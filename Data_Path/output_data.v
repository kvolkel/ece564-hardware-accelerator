==> flow/design.v <==
module output_data(input clock,input [15:0] O7, input [15:0] O6, input [15:0] O5, input [15:0] O4, input [15:0] O3, input [15:0]  O2, input [15:0] O1, input [15:0] O0, input [2:0] select, output [15:0] OUT);
   always @ (posedge clock) begin
      casex (select)
	3'd0: OUT<=O0;
	3'd1: OUT<=O1;
	3'd2: OUT<=O2;
	3'd3: OUT<=O3;
	3'd4: OUT<=O4;
	3'd5: OUT<=O5;
	3'd6: OUT<=O6;
	3'd7: OUT<=O7;
      endcase  
   end  
endmodule  
Step by step through the tools: output_data --
What the tools print for output_data, step after step. Line numbers count from 1 in the design file above. Operators carry their Yosys type and port widths (W data, S select, Z words). Library cell names are shortened. A cell with - has no value.
Design: top module output_data, clock clock, library sky130hd, library corner tt_025C_1v80

After elaboration --
Counts by Yosys on the flattened word-level netlist (proc, flatten, opt, wreduce; memories kept). Register bits leave out memories and registers merged into their read ports (data or address); mux counts leave out enables and synchronous resets folded into registers. Print and check cells are left out. Cells with the same type and inputs are merged into one.
Bit counts: bits of input ports 132, elaborated cells 10, output and inout port bits 16, register bits 16
Cells by class: mux-type cells 1, equal/unequal tests 7, reductions and logical operators 1
Operators with widths (count):
- $pmux W16 S8 | 1
- $eq A3 B3 Y1 const B | 4
- $eq A3 B2 Y1 const B | 2
- $eq A3 B1 Y1 const B | 1
- $logic_not A3 Y1 | 1

Logic depth --
Depth = most cells in a row (Yosys ltp): at word level without a register or memory, in the mapped netlist without a sequential cell, where the memories' decode and read muxes count.
Depth: word-level depth 2, ABC_AREA 0, depth in mapped cells 6, mapped depth without buffers 3

Mapped cells and area --
Source: synth_stat.txt of the flow (Yosys; design flattened, memories mapped). It holds for the ABC_AREA given above (unset counts as 0); a run with the other value may have another netlist. The area totals of this step are shown rounded.
Cells by type:
- mux2i_1 | count 44, area in all 440.422 um^2
- dfxtp_1 | count 16, area in all 320.307 um^2
- o22a_1 | count 14, area in all 122.618 um^2
- nor3b_1 | count 16, area in all 120.115 um^2
- a211oi_1 | count 14, area in all 105.101 um^2
- o22ai_1 | count 14, area in all 87.584 um^2
- buf_6 | count 6, area in all 67.565 um^2
- clkbuf_1 | count 7, area in all 26.275 um^2
- buf_4 | count 3, area in all 22.522 um^2
- mux2_2 | count 2, area in all 22.522 um^2
- a21bo_2 | count 2, area in all 20.019 um^2
- a211o_1 | count 2, area in all 17.517 um^2
- nand4b_1 | count 2, area in all 17.517 um^2
- o211ai_1 | count 2, area in all 15.014 um^2
- a31oi_1 | count 2, area in all 12.512 um^2
- or3_4 | count 1, area in all 11.261 um^2
- buf_2 | count 2, area in all 10.01 um^2
- nor2_1 | count 2, area in all 7.507 um^2
Other cell types: 2; their cells: 2.
Mapped netlist: standard cells after synthesis 153, mapped flip-flops 16, synthesis area 1460 um^2, buffer cells 18, sequential area 320 um^2

Worst setup path after synthesis --
Source: OpenSTA report_checks on the synthesized netlist (no wires, ideal clock, input and output delay 20% of the period each), path of least setup slack; recovery checks are left aside. Register names are those of the netlist, which keeps one name where synthesis merged equal registers.
Timing path post-synthesis: path kind input -> register, from input select[0], to register OUT[0], data arrival time 1248 ps, slack 235 ps, setup time 117 ps, input delay 320 ps, data required time 1483 ps, period 1600 ps, path delay 1045 ps, launch time at the first pin 320 ps, stages on the path 5, buffers on the path 3, period reached after synthesis 1365 ps
"path delay" is the arrival time less input delay plus setup time. "stages on the path": output pins that drive a net of the path, with the launching flip-flop's if there is one; two outputs of one cell count as two. "period reached after synthesis" = period - worst setup slack (recovery checks aside). The figure is calculated, with input and output delays left at 20% of the set period. The rows between start and end are the longest chain of elaborated cells between them; the timing report does not say that the signal goes this way. Where chains are equally long, one stands for them. A line is the first line of the expression or statement that the cell stems from. Yosys adds cells for indexed reads and writes and turns some case tables into memories. At most two assigning lines are given for a register; there are more.
On the way, post-synthesis: path through buf_2 > or3_4 > buf_6 > buf_6 > o22a_1, cells in the longest elaborated chain 2, elaborated cells between the ends (all ways) 9, source lines of those cells 1, classes of those cells 7 x eq/ne; 1 x mux; 1 x reduce/logical
Ends and longest elaborated chain, post-synthesis:
- start: declaration | line 1 | module output_data(input clock,input [15:0] O7, input [15:0] O6, input [15:0] O5, input [15:0] O4, input [15:0 ...
- $eq A3 B3 Y1 | line 3 | casex (select)
- $pmux W16 S8 | line 3
- end: assignment | line 4 | 3'd0: OUT<=O0;
- end: assignment | line 5 | 3'd1: OUT<=O1;
- end: declaration | line 1

Worst path after layout --
Path of least setup slack in the final report of entry B (OpenROAD, finished layout, wires in). Where an end is a register, its clock arrival counts in the times. The path's times are printed in steps of 10 ps; the period is the one set.
Timing path post-layout: path kind input -> register, from input select[2], to register OUT[5], buffers on the path 2, launch time at the first pin 390 ps, setup time 110 ps, period 1950 ps, stages on the path 5, data required time 2120 ps, input delay 390 ps, data arrival time 1630 ps, slack 490 ps
The rows between start and end are the longest chain of elaborated cells between them; the timing report does not say that the signal goes this way. Where chains are equally long, one stands for them. At most two assigning lines are given for a register; there are more.
On the way, post-layout: path through buf_2 > buf_12 > mux2i_1 > o22ai_1 > o22a_1, cells in the longest elaborated chain 2, elaborated cells between the ends (all ways) 9, source lines of those cells 1, classes of those cells 7 x eq/ne; 1 x mux; 1 x reduce/logical
Ends and longest elaborated chain, post-layout:
- start: declaration | line 1 | module output_data(input clock,input [15:0] O7, input [15:0] O6, input [15:0] O5, input [15:0] O4, input [15:0 ...
- $eq A3 B3 Y1 | line 3 | casex (select)
- $pmux W16 S8 | line 3
- end: assignment | line 4 | 3'd0: OUT<=O0;
- end: assignment | line 5 | 3'd1: OUT<=O1;
- end: declaration | line 1

Hand-over note for output_data

Flow measurements of output_data on sky130hd: 2 stored runs with different settings, listed in no order. Input and output delays are each 20% of the period that was set; the output load is 0.01 pF.
"achieved clock period" means the clock period less the worst setup slack. The figure is calculated, with input and output delays left at 20% of the set period.
By "time on the worst setup path" is meant the share of the clock period that the worst setup path is allowed (20% is reserved at inputs, 20% at outputs), minus its slack. Clock arrival times at its registers enter into it.
"total power of the final layout" rests on the timing tool's default activity at the inputs, not on a simulated workload.
"time on the worst setup path" is known to 10 ps.
The results are shown rounded.

* Entry A | settings: period_ns 1.23; CORE_UTILIZATION 48; SETUP_SLACK_MARGIN 0.36; PLACE_DENSITY_LB_ADDON 0.24; CORE_MARGIN 4; ABC_AREA 0; GPL_TIMING_DRIVEN 1; MAX_ROUTING_LAYER met4; CAP_MARGIN 20; SLEW_MARGIN 20 | unfinished; error FLW-0024 in placement
* Entry B | settings: period_ns 1.95; CORE_UTILIZATION 42; SETUP_SLACK_MARGIN 0.52; PLACE_DENSITY_LB_ADDON 0.16; TNS_END_PERCENT 40; GPL_ROUTABILITY_DRIVEN 1; CTS_CLUSTER_SIZE 30; CTS_CLUSTER_DIAMETER 177; SLEW_MARGIN 35; MAX_ROUTING_LAYER met4; CAP_MARGIN 20; CORE_MARGIN 2 | results: mapped cell area after synthesis 1460 um^2; achieved clock period 1458 ps; die size 3950 um^2; summed negative setup slack 0 ps; utilization after layout 89.3 %; final worst hold slack 726 ps; area of the standard cells in the finished layout 2980 um^2; total power of the final layout 1180 µW; time on the worst setup path 1070 ps; class of the worst setup path input -> register; setup slack of the worst path 492 ps

End of note.
